==> flow/design.v <==
module ex_count(
	input safe_reset,
	input safe_clk,
	output ex_count_out
);
    localparam EX_COUNT_MAX = 1_000_000;  
    parameter  EX_COUNT_W = $clog2(EX_COUNT_MAX);  
    reg [EX_COUNT_W-1:0]ex_count = { EX_COUNT_W { 1'b0 } };    
    assign ex_count_out = (ex_count >= EX_COUNT_MAX/2);
    always @(posedge safe_clk) begin
        if (safe_reset)
            ex_count <= { EX_COUNT_W { 1'b0 } };
        else begin
            if (ex_count < EX_COUNT_MAX)
                ex_count <= ex_count + 1;
            else
                ex_count <= { EX_COUNT_W { 1'b0 } };
        end
    end
endmodule
Reports on ex_count
Tool output for the design above, in the order of the flow.
Lines are those of the file above, counted from 1.
Operators carry their Yosys type and port widths (W data, S select, Z words).
Cell names lack the library's common part.
{"block": "design", "top_module": "ex_count", "clk_port": "safe_clk", "cell_library": "sky130hd", "corner": "tt_025C_1v80"}

Word level
Counts by Yosys on the flattened word-level netlist (proc, flatten, opt, wreduce; memories kept). Register bits leave out memories and registers merged into their read ports (data or address); mux counts leave out enables and synchronous resets folded into registers. Print and check cells are left out. Cells with the same type and inputs are merged into one.
{"block": "word_totals", "regBits": 20, "wordCells": 6}
{"block": "op_classes", "add_sub_neg": 1, "n_cmp": 2, "bitwise": 1, "reduce_logical": 1}
{"block": "ops", "operator": "$add A20 B1 Y20 const B", "n": 1}
{"block": "ops", "operator": "$ge A20 B19 Y1 const B", "n": 1}
{"block": "ops", "operator": "$lt A20 B20 Y1 const B", "n": 1}
{"block": "ops", "operator": "$reduce_or A2 Y1", "n": 1}
{"block": "ops", "operator": "$not A1 Y1", "n": 1}

Longest topological paths
Depth = most cells in a row (Yosys ltp): at word level without a register or memory, in the mapped netlist without a sequential cell, where the memories' decode and read muxes count.
{"block": "logic_depth", "depth_word": 3, "ABC_AREA": 0, "mapped_depth": 5}

After synthesis
Yosys stat after the flow's synthesis: flattened, memories mapped to cells. It holds for the ABC_AREA given above (unset counts as 0); a run with the other value may have another netlist.
{"block": "mapped", "stdcells": 111, "yosys_area_um2": 954.7, "seqArea_um2": 400.4, "ff_cells": 20}
{"block": "types", "cell_type": "dfxtp_1", "n": 20, "area_total_um2": 400.384}
{"block": "types", "cell_type": "xnor2_1", "n": 11, "area_total_um2": 96.342}
{"block": "types", "cell_type": "nor2_1", "n": 21, "area_total_um2": 78.826}
{"block": "types", "cell_type": "xor2_1", "n": 4, "area_total_um2": 35.034}
{"block": "types", "cell_type": "nand4_1", "n": 5, "area_total_um2": 31.28}
{"block": "types", "cell_type": "nor3_1", "n": 6, "area_total_um2": 30.029}
{"block": "types", "cell_type": "ha_1", "n": 2, "area_total_um2": 25.024}
{"block": "types", "cell_type": "nand4_2", "n": 2, "area_total_um2": 25.024}
{"block": "types", "cell_type": "nor4_1", "n": 4, "area_total_um2": 25.024}
{"block": "types", "cell_type": "inv_1", "n": 6, "area_total_um2": 22.522}
{"block": "types", "cell_type": "a21oi_1", "n": 4, "area_total_um2": 20.019}
{"block": "types", "cell_type": "nand3_1", "n": 4, "area_total_um2": 20.019}
{"block": "types", "cell_type": "a41oi_1", "n": 2, "area_total_um2": 17.517}
{"block": "types", "cell_type": "nand2_1", "n": 4, "area_total_um2": 15.014}
{"block": "types", "cell_type": "o21ai_0", "n": 3, "area_total_um2": 15.014}
{"block": "types", "cell_type": "and3_1", "n": 2, "area_total_um2": 12.512}
{"block": "types", "cell_type": "or3_1", "n": 2, "area_total_um2": 12.512}
{"block": "types", "cell_type": "buf_6", "n": 1, "area_total_um2": 11.261}
Other cell types: 7; their cells: 8.

Path before layout
Path of least setup slack by OpenSTA after synthesis, without wires, with an ideal clock, recovery checks aside; 20% of the period is set as input and as output delay. Where synthesis merged equal registers, the netlist keeps one of their names.
{"block": "synth_path", "path_kind": "register to register", "startpoint": "reg ex_count[0]", "endpoint": "reg ex_count[18]", "tclk_ns": 1.68, "setup_time_ns": 0.116, "arrival_ns": 1.365, "required_ns": 1.564, "slack_ns": 0.199, "path_delay_ns": 1.481, "driving_pins": 6, "path_buffers": 0, "period_less_setup_slack_ns": 1.481}
"path_delay_ns" = arrival - input delay + setup time.
"driving_pins": output pins that drive a net of the path, with the launching flip-flop's if there is one; two outputs of one cell count as two.
"period_less_setup_slack_ns" = period - worst setup slack (recovery checks aside). The figure is calculated, with input and output delays left at 20% of the set period.
The rows between start and end are the longest chain of elaborated cells between them; the timing report does not say that the signal goes this way. Where chains are equally long, one stands for them.
A line is the first line of the expression or statement that the cell stems from. Yosys adds cells for indexed reads and writes and turns some case tables into memories.
A register here has more assigning lines than the two given.
{"block": "synth_via", "cell_sequence": "dfxtp_1 ha_1 nand3_1 nor3_1 a31o_2 a21oi_1", "elab_chain_cells": 3, "cells_between": 4}
{"block": "synth_lines", "element": "from (decl)", "line_no": 8, "source": "reg [EX_COUNT_W-1:0]ex_count = { EX_COUNT_W { 1'b0 } };"}
{"block": "synth_lines", "element": "from (assign)", "line_no": 12, "source": "ex_count <= { EX_COUNT_W { 1'b0 } };"}
{"block": "synth_lines", "element": "from (assign)", "line_no": 15, "source": "ex_count <= ex_count + 1;"}
{"block": "synth_lines", "element": "$lt A20 B20 Y1", "line_no": 14, "source": "if (ex_count < EX_COUNT_MAX)"}
{"block": "synth_lines", "element": "$not A1 Y1"}
{"block": "synth_lines", "element": "$reduce_or A2 Y1"}
{"block": "synth_lines", "element": "to (assign)", "line_no": 12}
{"block": "synth_lines", "element": "to (assign)", "line_no": 15}
{"block": "synth_lines", "element": "to (decl)", "line_no": 8}

Path in the finished layout
Path of least setup slack in the final report of flow run A (OpenROAD, finished layout, wires in). Where an end is a register, its clock arrival counts in the times.
{"block": "layout_path", "path_kind": "register to output", "startpoint": "reg ex_count[10]", "endpoint": "out ex_count_out", "tclk_ns": 1.75, "arrival_ns": 1.37, "required_ns": 1.40, "slack_ns": 0.03, "driving_pins": 6, "path_buffers": 1}
The rows between start and end are the longest chain of elaborated cells between them; the timing report does not say that the signal goes this way. Where chains are equally long, one stands for them.
A register here has more assigning lines than the two given.
{"block": "layout_via", "cell_sequence": "dfxtp_2 nor4_2 o21ai_1 a21oi_1 o21bai_1 buf_2", "elab_chain_cells": 1, "cells_between": 1}
{"block": "layout_lines", "element": "from (decl)", "line_no": 8, "source": "reg [EX_COUNT_W-1:0]ex_count = { EX_COUNT_W { 1'b0 } };"}
{"block": "layout_lines", "element": "from (assign)", "line_no": 12, "source": "ex_count <= { EX_COUNT_W { 1'b0 } };"}
{"block": "layout_lines", "element": "from (assign)", "line_no": 15, "source": "ex_count <= ex_count + 1;"}
{"block": "layout_lines", "element": "$ge A20 B19 Y1", "line_no": 9, "source": "assign ex_count_out = (ex_count >= EX_COUNT_MAX/2);"}
{"block": "layout_lines", "element": "to (decl)", "line_no": 4, "source": "output ex_count_out"}

Ticket comment

Measured data: module ex_count, platform sky130hd, 2 stored runs of the flow under differing settings, order arbitrary. Input and output delays are each 20% of the period that was set; the output load is 0.01 pF.
"achieved_clock_period_ns" is the run's clock period less its worst setup slack. It is reckoned from that one timing run; input and output delays stay at 20% of the period that was set.
By "worst_setup_path_time_ns" is meant the share of the clock period that the worst setup path is allowed (20% is reserved at inputs, 20% at outputs), minus its slack. Clock arrival times at its registers enter into it.

{"run": "flow run A", "settings": { "period_ns": 1.75, "CORE_UTILIZATION": 45, "CAP_MARGIN": 20, "CORE_MARGIN": 2, "SLEW_MARGIN": 20 }, "results": { "worst_setup_path_time_ns": 1.37, "path_kind": "register to output", "post_route_stdcell_area_um2": 1179.9, "design_die_area_um2": 2506.0, "fin_ws_ns": 0.034, "tns_setup_ns": 0.000, "achieved_clock_period_ns": 1.716, "ys_area_um2": 954.7 }}
{"run": "flow run B", "settings": { "period_ns": 1.81, "CORE_UTILIZATION": 49, "SETUP_SLACK_MARGIN": -0.17, "PLACE_DENSITY_LB_ADDON": 0.22, "CORE_ASPECT_RATIO": 1.22, "CORE_MARGIN": 4, "CELL_PAD_IN_SITES_GLOBAL_PLACEMENT": 1, "TNS_END_PERCENT": 80, "GPL_TIMING_DRIVEN": 0, "SLEW_MARGIN": 30, "MAX_ROUTING_LAYER": "met5", "CAP_MARGIN": 20 }, "results": { "worst_setup_path_time_ns": 1.50, "path_kind": "register to output", "post_route_stdcell_area_um2": 1049.8, "design_die_area_um2": 2722.0, "fin_ws_ns": -0.055, "tns_setup_ns": -0.055, "achieved_clock_period_ns": 1.865, "ys_area_um2": 954.7 }}
